==> flow/design.v <==
`timescale 1ns / 1ps
module debounce(db, clk, in);
input clk, in;
output db;
reg [3:0]DFF;
always@(posedge clk) begin
    DFF[3:1] <= DFF[2:0];
    DFF[0] <= in;
end
assign db = &DFF;
endmodule
module one_pulse(op, clk, in);
input clk, in;
output reg op;
reg delay;
always@(posedge clk) begin
    delay <= in;
    op <= (!delay)&in;
end
endmodule
module clk_divider#(parameter N = 5, parameter MAX = 20)(dclk, clk, reset);
input clk, reset;
output reg dclk;
reg next_dclk;
reg [N-1:0] counter;
reg [N-1:0] next_counter;
always@(posedge clk) begin
    if(reset==1'b1) begin
        counter <= 0;
        dclk <= 1'b1;
    end
    else begin
        counter <= next_counter;
        dclk <= next_dclk;
    end
end
always@(*) begin
    if(counter==MAX-1) begin
        next_dclk = 1'b1;
        next_counter = 0;         
    end
    else begin
        next_dclk = 1'b0;
        next_counter = counter + 1;
    end
end
endmodule
module seven_segment(instruction, an, seg);
input [7:0] instruction;
output reg [3:0] an;
output reg [6:0] seg;
parameter UP = 8'b00001000, DN = 8'b00000100, LF = 8'b00000010, RT = 8'b00000001; 
parameter UL = 8'b00001010, UR = 8'b00001001, DL = 8'b00000110, DR = 8'b00000101;
parameter WAVE = 8'b00011010, CIRCLE = 8'b00011001, PIUPIU = 8'b00010000, IDLE = 8'b00000000;
always@(*) begin
    case(instruction)
        IDLE: seg = 7'b0100011;
        WAVE: seg = 7'b0000110;
        CIRCLE: seg = 7'b0011100;
        PIUPIU: seg = 7'b0001100;
        UP: seg = 7'b1011100;
        DN: seg = 7'b1100011;
        LF: seg = 7'b1000110;
        RT: seg = 7'b1110000;
        UL: seg = 7'b1011110;
        UR: seg = 7'b1111100;
        DL: seg = 7'b1100111;
        DR: seg = 7'b1110011;
        default: seg = 7'b0111111;
    endcase
    an = 4'b0000;
end 
endmodule
module UART_Slave(clk, reset, turn_angle,  UART_RX, UART_TX, seg, an, motor, check_motor, check_duty, servo_pwm);
input clk, reset, UART_RX;
input [2:0] turn_angle;
output UART_TX;
output [3:0] an;
output [6:0] seg;
output [3:0] motor;
output [3:0] check_motor;
output [6:0] check_duty;
output servo_pwm;
wire [7:0] instruction;
wire [7:0] instruction_state;
wire db_rst, op_rst;
debounce db1(db_rst, clk, reset);
one_pulse op1(op_rst, clk, db_rst);
wire UART_clk;
clk_divider #(.N(10), .MAX(650)) cd1 (
    .dclk(UART_clk), 
    .clk(clk), 
    .reset(op_rst)
    );
UART_RXD slave_rx(
    .clk(clk),
    .UART_clk(UART_clk), 
    .UART_RX(UART_RX), 
    .reset(op_rst), 
    .instruction(instruction)
    );
assign UART_TX = 1'b1;
assign instruction_state[7:5] = 3'b0;
seven_segment ss1(instruction_state, an, seg);
motor m1(
    .clk(clk), 
    .rst(op_rst), 
    .turn_angle(turn_angle), 
    .instruction(instruction[4:0]), 
    .motor(motor), 
    .check(check_motor), 
    .servo_pwm(servo_pwm), 
    .check_duty(check_duty), 
    .instruction_state(instruction_state[4:0])
    );
endmodule
module Direction_Hold(clk, reset, turn_clk, instruction, hold_left_right);
input clk, reset, turn_clk;
input [3:0] instruction;
output reg [1:0] hold_left_right;
reg [1:0] next_hold;
reg been_changed, next_been_changed;
always@(posedge clk) begin
    if(reset==1'b1) begin
        been_changed <= 1'b0;
        hold_left_right <= 2'b00;
    end
    else begin
        if(turn_clk==1'b1) begin
            hold_left_right <= next_hold;
            been_changed <= 1'b0;
        end
        else begin
            hold_left_right <= hold_left_right;
            been_changed <= next_been_changed;
        end
    end
end
always@(*) begin
    if(been_changed==1'b0) begin
        case(instruction[1:0])
            2'b10: begin 
                next_hold = 2'b10;
                next_been_changed = 1'b1;
            end
            2'b01: begin 
                next_hold = 2'b01;
                next_been_changed = 1'b1;
            end
            default: begin 
                next_hold = 2'b00;
                next_been_changed = 1'b0;
            end
        endcase
    end
    else begin
        next_been_changed = been_changed;
    end
end
endmodule
module UART_RXD(clk, UART_clk, UART_RX, reset, instruction);
input clk, UART_clk, UART_RX, reset;
output reg [7:0] instruction;
reg [7:0] next_instruction;
parameter WAIT = 2'b00, START = 2'b01, REC = 2'b10, STOP = 2'b11;
parameter CNT_HOLD_MAX = 10'd640;
reg [1:0] state, next_state;
reg [7:0] data, next_data;
reg [4:0] count, next_count;
reg [3:0] cnt_in, next_cnt_in;
reg [9:0] cnt_hold, next_cnt_hold;
reg hold_valid, next_hold_valid;
always@(posedge clk) begin
    if(reset==1'b1) begin
        state <= WAIT;
        data <= 8'd0;
        count <= 5'd0;
        cnt_in <= 4'd0;
        instruction <= 8'd0;
        cnt_hold <= 10'd0;
        hold_valid <= 1'b0;
    end
    else begin
        state <= next_state;
        data <= next_data;
        count <= next_count;
        cnt_in <= next_cnt_in;
        instruction <= next_instruction;
        cnt_hold <= next_cnt_hold;
        hold_valid <= next_hold_valid;
    end
end
always@(*) begin
    case(state) 
        WAIT: begin
            if(UART_RX==1'b0) begin
                next_state = START;
            end
            else begin
                next_state = WAIT;
            end
            next_data = 8'd0;
            next_count = 5'd0;
            next_cnt_in = 4'd0;
        end
        START: begin
            if(count==5'b01000) begin
                next_state = REC;
                next_data = 8'd0;
                next_count = 5'd0;
                next_cnt_in = 4'd0;
            end
            else begin
                next_state = START;
                next_data = 8'd0;
                if(UART_clk==1'b1) begin
                    next_count = count + 5'd1;
                end
                else begin
                    next_count = count;
                end
                next_cnt_in = 4'd0;
            end
        end
        REC: begin
                if(cnt_in==4'b1000) begin
                    next_state = STOP;
                    next_data = data;
                    next_count = 5'd0;
                    next_cnt_in = 4'd0;
                end
                else begin
                    if(count==5'b10000) begin
                        next_state = REC;
                        next_data = {data[6:0], UART_RX};
                        next_count = 5'd0;
                        next_cnt_in = cnt_in + 4'd1;
                    end
                    else begin
                        if(UART_clk==1'b1) begin
                            next_state = REC;
                            next_data = data;
                            next_count = count + 5'd1;
                            next_cnt_in = cnt_in;
                        end
                        else begin
                            next_state = REC;
                            next_data = data;
                            next_count = count;
                            next_cnt_in = cnt_in;
                        end
                    end
                end
        end
        STOP: begin
            if(count==5'd24) begin
                next_state = WAIT;
                next_data = 8'd0;
                next_count = 5'd0;
                next_cnt_in = 4'd0;
            end
            else begin
                next_state = STOP;
                next_data = data;
                next_cnt_in = cnt_in;
                if(UART_clk==1'b1) begin
                   next_count = count +5'd1;
                end
                else begin
                    next_count = count;
                end
            end
        end
    endcase
end
always@(*) begin
    if(state==STOP) begin
        next_cnt_hold = 10'd0;
        next_hold_valid = 1'b1;
        next_instruction = data;
    end
    else begin
        if(hold_valid==1'b1) begin
            if(cnt_hold==CNT_HOLD_MAX) begin
                next_cnt_hold = 10'd0;
                next_hold_valid=1'b0;
                next_instruction = 8'd0;
            end
            else begin 
                if(UART_clk==1'b1) begin
                    next_cnt_hold = cnt_hold + 10'd1;
                end
                else begin
                   next_cnt_hold = cnt_hold;
                end
                next_hold_valid = 1'b1;
                next_instruction = instruction;
            end
        end
        else begin
            next_cnt_hold = 10'd0;
            next_hold_valid = 1'b0;
            next_instruction = 8'd0;
        end
    end
end
endmodule
From RTL to reports: UART_RXD
Tool output for the design above, in the order of the flow.
Line numbers count from 1 in the design file above.
Cell names lack the library's common part.
{"block": "design", "top": "UART_RXD", "clock_port": "clk", "lib": "sky130hd", "pvt_corner": "tt_025C_1v80"}

Word-level counts
Source: Yosys, flattened and elaborated, memories not mapped. Widths are those after wreduce. Registers that Yosys merges into a memory's read port (data or address) are not register bits. Print and check cells do not count. Equal cells are merged and count once.
{"block": "bits", "register_bits": 38, "out_inout_bits": 8, "word_cells": 54}
{"block": "classes", "addsub": 3, "eq_ne": 13, "n_mux": 25, "n_logic": 1, "n_reduce_logical": 5}
{"block": "ops", "cell": "two-way mux 8 bit", "count": 6}
{"block": "ops", "cell": "two-way mux 5 bit", "count": 5}
{"block": "ops", "cell": "parallel mux 8 bit (select 3 bit)", "count": 1}
{"block": "ops", "cell": "parallel mux 5 bit (select 4 bit)", "count": 1}
{"block": "ops", "cell": "parallel mux 4 bit (select 3 bit)", "count": 1}
{"block": "ops", "cell": "two-way mux 4 bit", "count": 3}
{"block": "ops", "cell": "adder 10 x 1 -> 10 bit (second input constant)", "count": 1}
{"block": "ops", "cell": "equality test 10 bit (second input constant)", "count": 1}
{"block": "ops", "cell": "equality test 5 bit (second input constant)", "count": 2}
{"block": "ops", "cell": "parallel mux 2 bit (select 4 bit)", "count": 1}
{"block": "ops", "cell": "inequality test 2 bit (second input constant)", "count": 3}
{"block": "ops", "cell": "adder 5 x 1 -> 5 bit (second input constant)", "count": 1}
{"block": "ops", "cell": "equality test 5 x 4 -> 1 bit (second input constant)", "count": 1}
{"block": "ops", "cell": "two-way mux 1 bit", "count": 5}
{"block": "ops", "cell": "equality test 2 bit (second input constant)", "count": 2}
{"block": "ops", "cell": "adder 4 x 1 -> 4 bit (second input constant)", "count": 1}
{"block": "ops", "cell": "equality test 4 bit (second input constant)", "count": 1}
{"block": "ops", "cell": "OR reduction 4 bit", "count": 1}
{"block": "ops", "cell": "two-way mux 2 bit", "count": 2}
{"block": "ops", "cell": "inequality test 3 x 1 -> 1 bit (second input constant)", "count": 1}
{"block": "ops", "cell": "inequality test 3 bit (second input constant)", "count": 1}
{"block": "ops", "cell": "AND reduction 3 bit", "count": 1}
{"block": "ops", "cell": "equality test 2 x 1 -> 1 bit (second input constant)", "count": 1}
{"block": "ops", "cell": "zero test 2 bit", "count": 1}
{"block": "ops", "cell": "AND reduction 2 bit", "count": 1}
{"block": "ops", "cell": "OR reduction 2 bit", "count": 1}
{"block": "ops", "cell": "inverter 1 bit", "count": 1}

Longest topological paths
Yosys ltp: most cells in a row. Word level: on the elaborated netlist, between registers, memories and ports. Mapped: between sequential cells and ports; inverters and the memories' decode and read muxes count.
{"block": "depth", "word_depth": 5, "abc_area": 0, "depth_mapped": 8, "depth_no_buf": 6}

Netlist
Yosys stat after the flow's synthesis: flattened, memories mapped to cells. It holds for the ABC_AREA given above (unset counts as 0); a run with the other value may have another netlist.
The area totals of this step are shown rounded.
{"block": "mapped", "stdcells": 191, "synth_area_um2": 1760, "ffs": 40}
{"block": "by_type", "cell": "dfxtp_1", "count": 40, "area_total_um2": 800.768}
{"block": "by_type", "cell": "ha_1", "count": 6, "area_total_um2": 75.072}
{"block": "by_type", "cell": "a22o_1", "count": 8, "area_total_um2": 70.067}
{"block": "by_type", "cell": "nor2_1", "count": 18, "area_total_um2": 67.565}
{"block": "by_type", "cell": "nand3_1", "count": 13, "area_total_um2": 65.062}
{"block": "by_type", "cell": "xnor2_1", "count": 7, "area_total_um2": 61.309}
{"block": "by_type", "cell": "nand2_1", "count": 16, "area_total_um2": 60.058}
{"block": "by_type", "cell": "a32oi_1", "count": 6, "area_total_um2": 52.55}
{"block": "by_type", "cell": "xor2_1", "count": 6, "area_total_um2": 52.55}
{"block": "by_type", "cell": "a21oi_1", "count": 9, "area_total_um2": 45.043}
{"block": "by_type", "cell": "nor3_1", "count": 8, "area_total_um2": 40.038}
{"block": "by_type", "cell": "inv_1", "count": 9, "area_total_um2": 33.782}
{"block": "by_type", "cell": "nand4_1", "count": 5, "area_total_um2": 31.28}
{"block": "by_type", "cell": "mux2i_1", "count": 3, "area_total_um2": 30.029}
{"block": "by_type", "cell": "o311ai_4", "count": 1, "area_total_um2": 26.275}
{"block": "by_type", "cell": "a31oi_1", "count": 4, "area_total_um2": 25.024}
{"block": "by_type", "cell": "and4b_1", "count": 2, "area_total_um2": 20.019}
{"block": "by_type", "cell": "and3b_1", "count": 2, "area_total_um2": 17.517}
Not listed: further types 19, cells in them 28.

Timing after synthesis
OpenSTA on the mapped netlist: ideal clock, no wires. The path of least setup slack (recovery checks aside). Input and output delay are each 20% of the period. Register names are those of the netlist, which keeps one name where synthesis merged equal registers.
{"block": "synth_timing", "path_kind": "reg2reg", "startpoint": "register cnt_hold[3]", "endpoint": "register instruction[7]", "clock_period_ns": 2.57, "setup_ns": 0.117, "arrival_ns": 1.475, "setup_slack_ns": 0.979, "path_delay_ns": 1.592, "stages": 5, "n_path_buf": 0, "period_less_setup_slack_ns": 1.591}
"path_delay_ns" is the arrival time less input delay plus setup time.
"stages": output pins that drive a net of the path, with the launching flip-flop's if there is one; two outputs of one cell count as two.
"period_less_setup_slack_ns" is the clock period less the worst setup slack; recovery checks do not enter. This is arithmetic on one report: input and output delays are still those of the set period (20% each).
Between the ends stands the longest chain of elaborated cells between them, by number of cells; it is not shown to be the way that was timed. Of several equally long chains one is given.
Each line given opens the expression or statement behind the cell; cells for indexed reads and writes are added by Yosys, which also makes memories of some case tables.
{"block": "synth_between", "cell_sequence": "dfxtp_1 > or4_4 > o311ai_4 > nor2_2 > a22o_1", "elab_chain_len": 4, "cells_between": 5, "lines_between": 3}
{"block": "synth_rtl", "element": "start: declaration", "line_no": 171, "rtl": "reg [9:0] cnt_hold, next_cnt_hold;"}
{"block": "synth_rtl", "element": "start: assignment", "line_no": 180, "rtl": "cnt_hold <= 10'd0;"}
{"block": "synth_rtl", "element": "start: assignment", "line_no": 189, "rtl": "cnt_hold <= next_cnt_hold;"}
{"block": "synth_rtl", "element": "equality test 10 bit", "line_no": 284, "rtl": "if(cnt_hold==CNT_HOLD_MAX) begin"}
{"block": "synth_rtl", "element": "two-way mux 8 bit", "line_no": 284}
{"block": "synth_rtl", "element": "two-way mux 8 bit", "line_no": 283, "rtl": "if(hold_valid==1'b1) begin"}
{"block": "synth_rtl", "element": "two-way mux 8 bit", "line_no": 277, "rtl": "if(state==STOP) begin"}
{"block": "synth_rtl", "element": "end: assignment", "line_no": 179, "rtl": "instruction <= 8'd0;"}
{"block": "synth_rtl", "element": "end: assignment", "line_no": 188, "rtl": "instruction <= next_instruction;"}
{"block": "synth_rtl", "element": "end: declaration", "line_no": 163, "rtl": "output reg [7:0] instruction;"}

Worst path after layout
Path of least setup slack in the final report of run 1 (OpenROAD, finished layout, wires in). Where an end is a register, its clock arrival counts in the times.
{"block": "layout_timing", "path_kind": "reg2reg", "startpoint": "register count[0]", "endpoint": "register count[0]", "clock_period_ns": 1.89, "setup_ns": 0.13, "arrival_ns": 1.89, "setup_slack_ns": 0.15, "stages": 7, "n_path_buf": 0}
Between the ends stands the longest chain of elaborated cells between them, by number of cells; it is not shown to be the way that was timed. Of several equally long chains one is given.
{"block": "layout_between", "cell_sequence": "dfxtp_1 > inv_1 > ha_1 > nand2_1 > or3_1 > a221oi_2 > nor3_1", "elab_chain_len": 5, "cells_between": 10}
{"block": "layout_rtl", "element": "start: declaration", "line_no": 169, "rtl": "reg [4:0] count, next_count;"}
{"block": "layout_rtl", "element": "start: assignment", "line_no": 177, "rtl": "count <= 5'd0;"}
{"block": "layout_rtl", "element": "start: assignment", "line_no": 186, "rtl": "count <= next_count;"}
{"block": "layout_rtl", "element": "adder 5 x 1 -> 5 bit", "line_no": 243, "rtl": "next_count = count + 5'd1;"}
{"block": "layout_rtl", "element": "two-way mux 5 bit", "line_no": 240, "rtl": "if(UART_clk==1'b1) begin"}
{"block": "layout_rtl", "element": "two-way mux 5 bit", "line_no": 233, "rtl": "if(count==5'b10000) begin"}
{"block": "layout_rtl", "element": "two-way mux 5 bit", "line_no": 226, "rtl": "if(cnt_in==4'b1000) begin"}
{"block": "layout_rtl", "element": "parallel mux 5 bit (select 4 bit)", "line_no": 194, "rtl": "case(state)"}
{"block": "layout_rtl", "element": "end: assignment", "line_no": 177}
{"block": "layout_rtl", "element": "end: assignment", "line_no": 186}
{"block": "layout_rtl", "element": "end: declaration", "line_no": 169}

Subject: flow runs of UART_RXD

Hi,

Measured data: module UART_RXD, platform sky130hd, 2 stored runs of the flow under differing settings, order arbitrary. Input and output delays are each 20% of the period that was set; the output load is 0.01 pF.
"achieved_period_ns" = clock period - worst setup slack. The figure is calculated, with input and output delays left at 20% of the set period.
"worst_setup_path_time_ns" is the time allowed to the run's worst setup path (the clock period less input and output delay, where it has them) less its slack. Clock arrival times count: a late capture clock shortens it, a late launch clock lengthens it.
"total_power_uw": no workload was simulated; the value follows from the tool's default switching activity.
The results are shown rounded.

{"run": "run 1", "settings": { "period_ns": 1.89, "CORE_UTILIZATION": 19, "CORE_MARGIN": 3, "CELL_PAD_IN_SITES_DETAIL_PLACEMENT": 0, "ABC_AREA": 0, "GPL_TIMING_DRIVEN": 1, "GPL_ROUTABILITY_DRIVEN": 0, "CTS_CLUSTER_SIZE": 54, "CTS_CLUSTER_DIAMETER": 110, "CAP_MARGIN": 20, "SLEW_MARGIN": 20 }, "results": { "final_util_pct": 24.1, "die_footprint_um2": 10500, "hold_worst_slack_ns": 0.484, "timing.setup.tns_ns": 0.000, "setup_ws_ns": 0.154, "total_power_uw": 1590, "worst_setup_path_time_ns": 1.74, "worst_setup_path_type": "reg2reg", "stdcell_area_um2": 2150, "achieved_period_ns": 1.736, "post_synth_area_um2": 1760 }}
{"run": "run 2", "settings": { "period_ns": 3.08, "CORE_UTILIZATION": 60, "SETUP_SLACK_MARGIN": 0.77, "PLACE_DENSITY_LB_ADDON": 0.26, "HOLD_SLACK_MARGIN": -0.09, "CORE_MARGIN": 2, "CELL_PAD_IN_SITES_GLOBAL_PLACEMENT": 1, "TNS_END_PERCENT": 100, "ABC_AREA": 0, "GPL_TIMING_DRIVEN": 0, "GPL_ROUTABILITY_DRIVEN": 0, "CTS_CLUSTER_SIZE": 51, "MIN_ROUTING_LAYER": "met2", "CAP_MARGIN": 20, "SLEW_MARGIN": 20 }, "results": { "final_util_pct": 70.6, "die_footprint_um2": 3390, "hold_worst_slack_ns": 0.487, "timing.setup.tns_ns": 0.000, "setup_ws_ns": 1.13, "total_power_uw": 803, "worst_setup_path_time_ns": 1.95, "worst_setup_path_type": "reg2reg", "stdcell_area_um2": 1960, "achieved_period_ns": 1.948, "post_synth_area_um2": 1760 }}

Regards
